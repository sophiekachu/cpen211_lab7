==> flow/design.v <==
module Mux8s8(a7, a6, a5, a4, a3, a2, a1, a0, s, b) ;
	parameter k = 16 ;
	input [k-1:0] a7, a6, a5, a4, a3, a2, a1, a0 ; 	 
	input [7:0]   s ;  				 
	output[k-1:0] b ;
	reg   [k-1:0] b ;
	always @(*) begin
		case(s)
			8'b00000001: b = a0 ;
			8'b00000010: b = a1 ;
			8'b00000100: b = a2 ;
			8'b00001000: b = a3 ;
			8'b00010000: b = a4 ;
			8'b00100000: b = a5 ;
			8'b01000000: b = a6 ;
			8'b10000000: b = a7 ;
			default: b = 1'bx ;
		endcase
	end
endmodule 
module register(data_in, writenum, write, readnum, clk, data_out) ;
	input write, clk ;
	input [15:0] data_in ;
	input [2:0] writenum, readnum ;
	output[15:0] data_out ;
	wire[15:0] data_out ;
	wire[7:0] ANDED_results ;	 
	wire[7:0] decoder_results1 ;	 
	wire[15:0] R0, R1, R2, R3, R4, R5, R6, R7; 		 
	wire[7:0] outRead ;  		 
	Decoder dec38w(.a(writenum), .b(decoder_results1)) ; 
	Decoder dec38r(.a(readnum), .b(outRead)) ;   
	Mux8s8 multiplexer(.a0(R0), .a1(R1), .a2(R2), .a3(R3), .a4(R4), .a5(R5), .a6(R6), .a7(R7), .s(outRead), .b(data_out)) ;
	vDFFE #(16)Reg0(.clk(clk), .load(ANDED_results[0]), .in(data_in), .out(R0) ) ;
	vDFFE #(16)Reg1(.clk(clk), .load(ANDED_results[1]), .in(data_in), .out(R1) ) ;
	vDFFE #(16)Reg2(.clk(clk), .load(ANDED_results[2]), .in(data_in), .out(R2) ) ;
	vDFFE #(16)Reg3(.clk(clk), .load(ANDED_results[3]), .in(data_in), .out(R3) ) ;
	vDFFE #(16)Reg4(.clk(clk), .load(ANDED_results[4]), .in(data_in), .out(R4) ) ;
	vDFFE #(16)Reg5(.clk(clk), .load(ANDED_results[5]), .in(data_in), .out(R5) ) ;
	vDFFE #(16)Reg6(.clk(clk), .load(ANDED_results[6]), .in(data_in), .out(R6) ) ;
	vDFFE #(16)Reg7(.clk(clk), .load(ANDED_results[7]), .in(data_in), .out(R7) ) ;
	assign ANDED_results[0] = write & decoder_results1[0] ;
	assign ANDED_results[1] = write & decoder_results1[1] ;
	assign ANDED_results[2] = write & decoder_results1[2] ;
	assign ANDED_results[3] = write & decoder_results1[3] ;
	assign ANDED_results[4] = write & decoder_results1[4] ;
	assign ANDED_results[5] = write & decoder_results1[5] ;
	assign ANDED_results[6] = write & decoder_results1[6] ;
	assign ANDED_results[7] = write & decoder_results1[7] ;
endmodule
module Decoder(a, b) ;
	parameter n = 3 ;
	parameter m = 8 ;
	input  [n-1:0] a ;
	output [m-1:0] b ;
	wire [m-1:0] b = 1<<a;
endmodule 
module vDFFE(clk, load, in, out) ;
  parameter n = 16;   
  input clk, load ;
  input  [n-1:0] in ;
  output [n-1:0] out ;
  reg    [n-1:0] out ;
  wire   [n-1:0] next_out;
  assign next_out = load ? in : out;
  always @(posedge clk)
    out = next_out;
endmodule 
# Tool chain data of register
# What the tools print for register, step after step.
# Lines are those of the file above, counted from 1.
# Operators carry their Yosys type and port widths (W data, S select, Z words).
# The mark n/a stands for no value.
[setup]
top_module = "register"
clk_port = "clk"
lib = "sky130hd"
pvt_corner = "tt_025C_1v80"

# After elaboration
# Counts by Yosys on the flattened word-level netlist (proc, flatten, opt, wreduce; memories kept). Register bits leave out memories and registers merged into their read ports (data or address); mux counts leave out enables and synchronous resets folded into registers. Print and check cells are left out. Cells with the same type and inputs are merged into one.
[word_totals]
reg_bits = 128
in_bits = 24
wordCells = 27
out_inout_bits = 16
[classes]
n_logic = 8
mux = 1
shifts = 2
n_eq = 8
[op_table]
columns = ["cell", "count"]
rows = [
  ["$pmux W16 S8", 1],
  ["$shl A2 B3 Y8 const A", 2],
  ["$and A1 B1 Y1", 8],
  ["$eq A8 B1 Y1 const B", 1],
  ["$eq A8 B2 Y1 const B", 1],
  ["$eq A8 B3 Y1 const B", 1],
  ["$eq A8 B4 Y1 const B", 1],
  ["$eq A8 B5 Y1 const B", 1],
  ["$eq A8 B6 Y1 const B", 1],
  ["$eq A8 B7 Y1 const B", 1],
  ["$eq A8 B8 Y1 const B", 1],
]

# Longest topological paths
# Yosys ltp: most cells in a row. Word level: on the elaborated netlist, between registers, memories and ports. Mapped: between sequential cells and ports; inverters and the memories' decode and read muxes count.
[logic_depth]
ltp_word = 3
ABC_AREA = 0
mapped_depth = 4
mapped_depth_nobuf = 2

# After synthesis
# Source: synth_stat.txt of the flow (Yosys; design flattened, memories mapped). It holds for the ABC_AREA given above (unset counts as 0); a run with the other value may have another netlist.
# Totals and module areas in this step are rounded.
[by_type]
columns = ["cell_type", "count", "type_area_um2"]
rows = [
  ["sky130_fd_sc_hd__edfxtp_1", 128, 3.84E+03],
  ["sky130_fd_sc_hd__mux4_1", 24, 630.605],
  ["sky130_fd_sc_hd__mux2_2", 16, 180.173],
  ["sky130_fd_sc_hd__mux4_2", 8, 180.173],
  ["sky130_fd_sc_hd__buf_6", 4, 45.043],
  ["sky130_fd_sc_hd__nor2_1", 6, 22.522],
  ["sky130_fd_sc_hd__nand2b_1", 3, 18.768],
  ["sky130_fd_sc_hd__buf_2", 3, 15.014],
  ["sky130_fd_sc_hd__nor3_1", 2, 10.01],
  ["sky130_fd_sc_hd__nand2_1", 2, 7.507],
  ["sky130_fd_sc_hd__clkbuf_2", 1, 5.005],
  ["sky130_fd_sc_hd__buf_1", 1, 3.754],
  ["sky130_fd_sc_hd__clkbuf_1", 1, 3.754],
]
[synth_totals]
seqArea_um2 = 3840
area_um2 = 4970
mapped_cells = 199
buf_cells = 10
flip_flops = 128
# The figures by module come from a second, unflattened synthesis with its own total; it is not the netlist above.
[unflattened]
cells_unflattened = 368
area_unflattened_um2 = 5700
# Each row is one instance without its submodules.
[by_module]
columns = ["module", "seq_area_um2", "n_cells", "area_um2", "instances"]
rows = [
  ["vDFFE #(n=16)", 480, 16, 480, 8],
  ["Mux8s8", 0.0, 216, 1680, 1],
  ["Decoder", 0.0, 8, 65.1, 2],
  ["register", 0.0, 8, 50.0, 1],
]

# Path before layout
# OpenSTA on the mapped netlist: ideal clock, no wires. The path of least setup slack (recovery checks aside). Input and output delay are each 20% of the period. Register names are those of the netlist, which keeps one name where synthesis merged equal registers.
[synth_timing]
kind = "input -> register"
from = "input port writenum[2]"
to = "register Reg0.out[0]"
path_slack_ns = -0.083
path_buffers = 0
launch_ns = 0.410
delay_ns = 1.723
setup_ns = 0.409
tclk_ns = 2.05
driving_pins = 2
required_ns = 1.641
t_arrival_ns = 1.724
input_delay_ns = 0.410
synth_period_reached_ns = 2.133
# "delay_ns" is the arrival time less input delay plus setup time.
# "driving_pins": output pins that drive a net of the path, with the launching flip-flop's if there is one; two outputs of one cell count as two.
# "synth_period_reached_ns" = period - worst setup slack (recovery checks aside). The figure is calculated, with input and output delays left at 20% of the set period.
# Between the ends stands the longest chain of elaborated cells between them, by number of cells; it is not shown to be the way that was timed. Of several equally long chains one is given.
# A line is the first line of the expression or statement that the cell stems from. Yosys adds cells for indexed reads and writes and turns some case tables into memories.
[synth_between]
cell_sequence = "sky130_fd_sc_hd__nand2b_1 > sky130_fd_sc_hd__nor3_1"
elab_chain_len = 2
cone_cells = 2
lines_between = 2
classes_between = "shift: 1; logic: 1"
[synth_rtl]
columns = ["item", "line_no", "text"]
rows = [
  ["start: declaration", 24, "input [2:0] writenum, readnum ;"],
  ["$shl A2 B3 Y8", 56, "wire [m-1:0] b = 1<<a;"],
  ["$and A1 B1 Y1", 42, "assign ANDED_results[0] = write & decoder_results1[0] ;"],
  ["end: assignment", 67, "out = next_out;"],
  ["end: declaration", 62, "output [n-1:0] out ;"],
]

# Path in the finished layout
# From the final timing report of run A: the path of least setup slack in the routed layout; clock arrival at registers is part of the times.
[layout_timing]
kind = "register -> output"
from = "register Reg5.out[13]"
to = "output port data_out[13]"
required_ns = 1.38
out_delay_ns = 0.35
launch_ns = 0.52
path_slack_ns = -0.46
driving_pins = 4
t_arrival_ns = 1.84
tclk_ns = 1.73
path_buffers = 1
# Between the ends stands the longest chain of elaborated cells between them, by number of cells; it is not shown to be the way that was timed. Of several equally long chains one is given.
[layout_between]
cell_sequence = "sky130_fd_sc_hd__edfxtp_1 > sky130_fd_sc_hd__mux4_2 > sky130_fd_sc_hd__mux2_4 > sky130_fd_sc_hd__buf_6"
elab_chain_len = 1
cone_cells = 1
lines_between = 1
classes_between = "mux: 1"
[layout_rtl]
columns = ["item", "line_no", "text"]
rows = [
  ["start: declaration", 62, "output [n-1:0] out ;"],
  ["start: assignment", 67, "out = next_out;"],
  ["$pmux W16 S8", 8, "case(s)"],
  ["end: declaration", 25, "output[15:0] data_out ;"],
]

Top module register; platform sky130hd; tools Yosys and OpenROAD; 2 stored runs in no particular order. Input and output delays are each 20% of the period that was set; the output load is 0.01 pF.
"achieved_clock_period_ns" means the clock period less the worst setup slack. The figure is calculated, with input and output delays left at 20% of the set period.
"worst_path_time_ns" means the part of the period allowed to the worst setup path (the constraints hold back 20% at inputs and 20% at outputs) less its slack; where the path has registers, the arrival times of their clocks count too.
"totalPower_uw": no workload was simulated; the value follows from the tool's default switching activity.
Values from the reports are rounded here.

# run A
==> flow/run.sh <==
#!/bin/bash
# the make line also repeats the synthesis and layout settings of config.mk as NAME=value (left out here)
make -C /OpenROAD-flow-scripts/flow DESIGN_CONFIG=/design/flow/config.mk WORK_HOME=/design/flow/orfs CLKGATE_MAP_FILE= finish
==> flow/config.mk <==
export PLATFORM = sky130hd
export DESIGN_NAME = register
export DESIGN_NICKNAME = register
export VERILOG_FILES = /design/flow/design.v
export SDC_FILE = /design/flow/constraint.sdc
export NUM_CORES = 4
export LEC_CHECK = 0
export CAP_MARGIN = 20
export CELL_PAD_IN_SITES_GLOBAL_PLACEMENT = 1
export CORE_MARGIN = 2
export CORE_UTILIZATION = 64
export CTS_CLUSTER_DIAMETER = 135
export MIN_ROUTING_LAYER = met1
export PLACE_DENSITY_LB_ADDON = 0.26
export SETUP_SLACK_MARGIN = 0.18
export SLEW_MARGIN = 20
export TNS_END_PERCENT = 95
==> flow/constraint.sdc <==
create_clock -name core_clock -period 1.73 [get_ports {clk}]
set_input_delay 0.3460 -clock core_clock [delete_from_list [all_inputs] [get_ports {clk}]]
set_output_delay 0.3460 -clock core_clock [all_outputs]
set_load 0.01 [all_outputs]

==> run A: results <==
design.die.area_um2=8480
hold_worst_slack_ns=0.548
cell_area_final_um2=6270
final_util_pct=82.5
synth_area_um2=4970
totalPower_uw=7510
final_setup_ws_ns=-0.460
tns_ns=-6.57
worst_path_time_ns=1.84
worst_setup_path_type="register -> output"
achieved_clock_period_ns=2.190

# run B
==> flow/run.sh <==
#!/bin/bash
# the make line also repeats the synthesis and layout settings of config.mk as NAME=value (left out here)
make -C /OpenROAD-flow-scripts/flow DESIGN_CONFIG=/design/flow/config.mk WORK_HOME=/design/flow/orfs CLKGATE_MAP_FILE= finish
==> flow/config.mk <==
export PLATFORM = sky130hd
export DESIGN_NAME = register
export DESIGN_NICKNAME = register
export VERILOG_FILES = /design/flow/design.v
export SDC_FILE = /design/flow/constraint.sdc
export NUM_CORES = 4
export LEC_CHECK = 0
export ABC_AREA = 1
export CAP_MARGIN = 20
export CELL_PAD_IN_SITES_DETAIL_PLACEMENT = 0
export CORE_ASPECT_RATIO = 1.03
export CORE_MARGIN = 2
export CORE_UTILIZATION = 27
export GPL_TIMING_DRIVEN = 0
export PLACE_DENSITY_LB_ADDON = 0.22
export SETUP_SLACK_MARGIN = 0.48
export SLEW_MARGIN = 15
==> flow/constraint.sdc <==
create_clock -name core_clock -period 1.99 [get_ports {clk}]
set_input_delay 0.3980 -clock core_clock [delete_from_list [all_inputs] [get_ports {clk}]]
set_output_delay 0.3980 -clock core_clock [all_outputs]
set_load 0.01 [all_outputs]

==> run B: results <==
hold_worst_slack_ns=0.708
tns_ns=0.000
totalPower_uw=7210
final_setup_ws_ns=0.246
design.die.area_um2=21000
cell_area_final_um2=7390
synth_area_um2=5370
final_util_pct=37.7
achieved_clock_period_ns=1.744
worst_path_time_ns=0.95
worst_setup_path_type="input -> output"
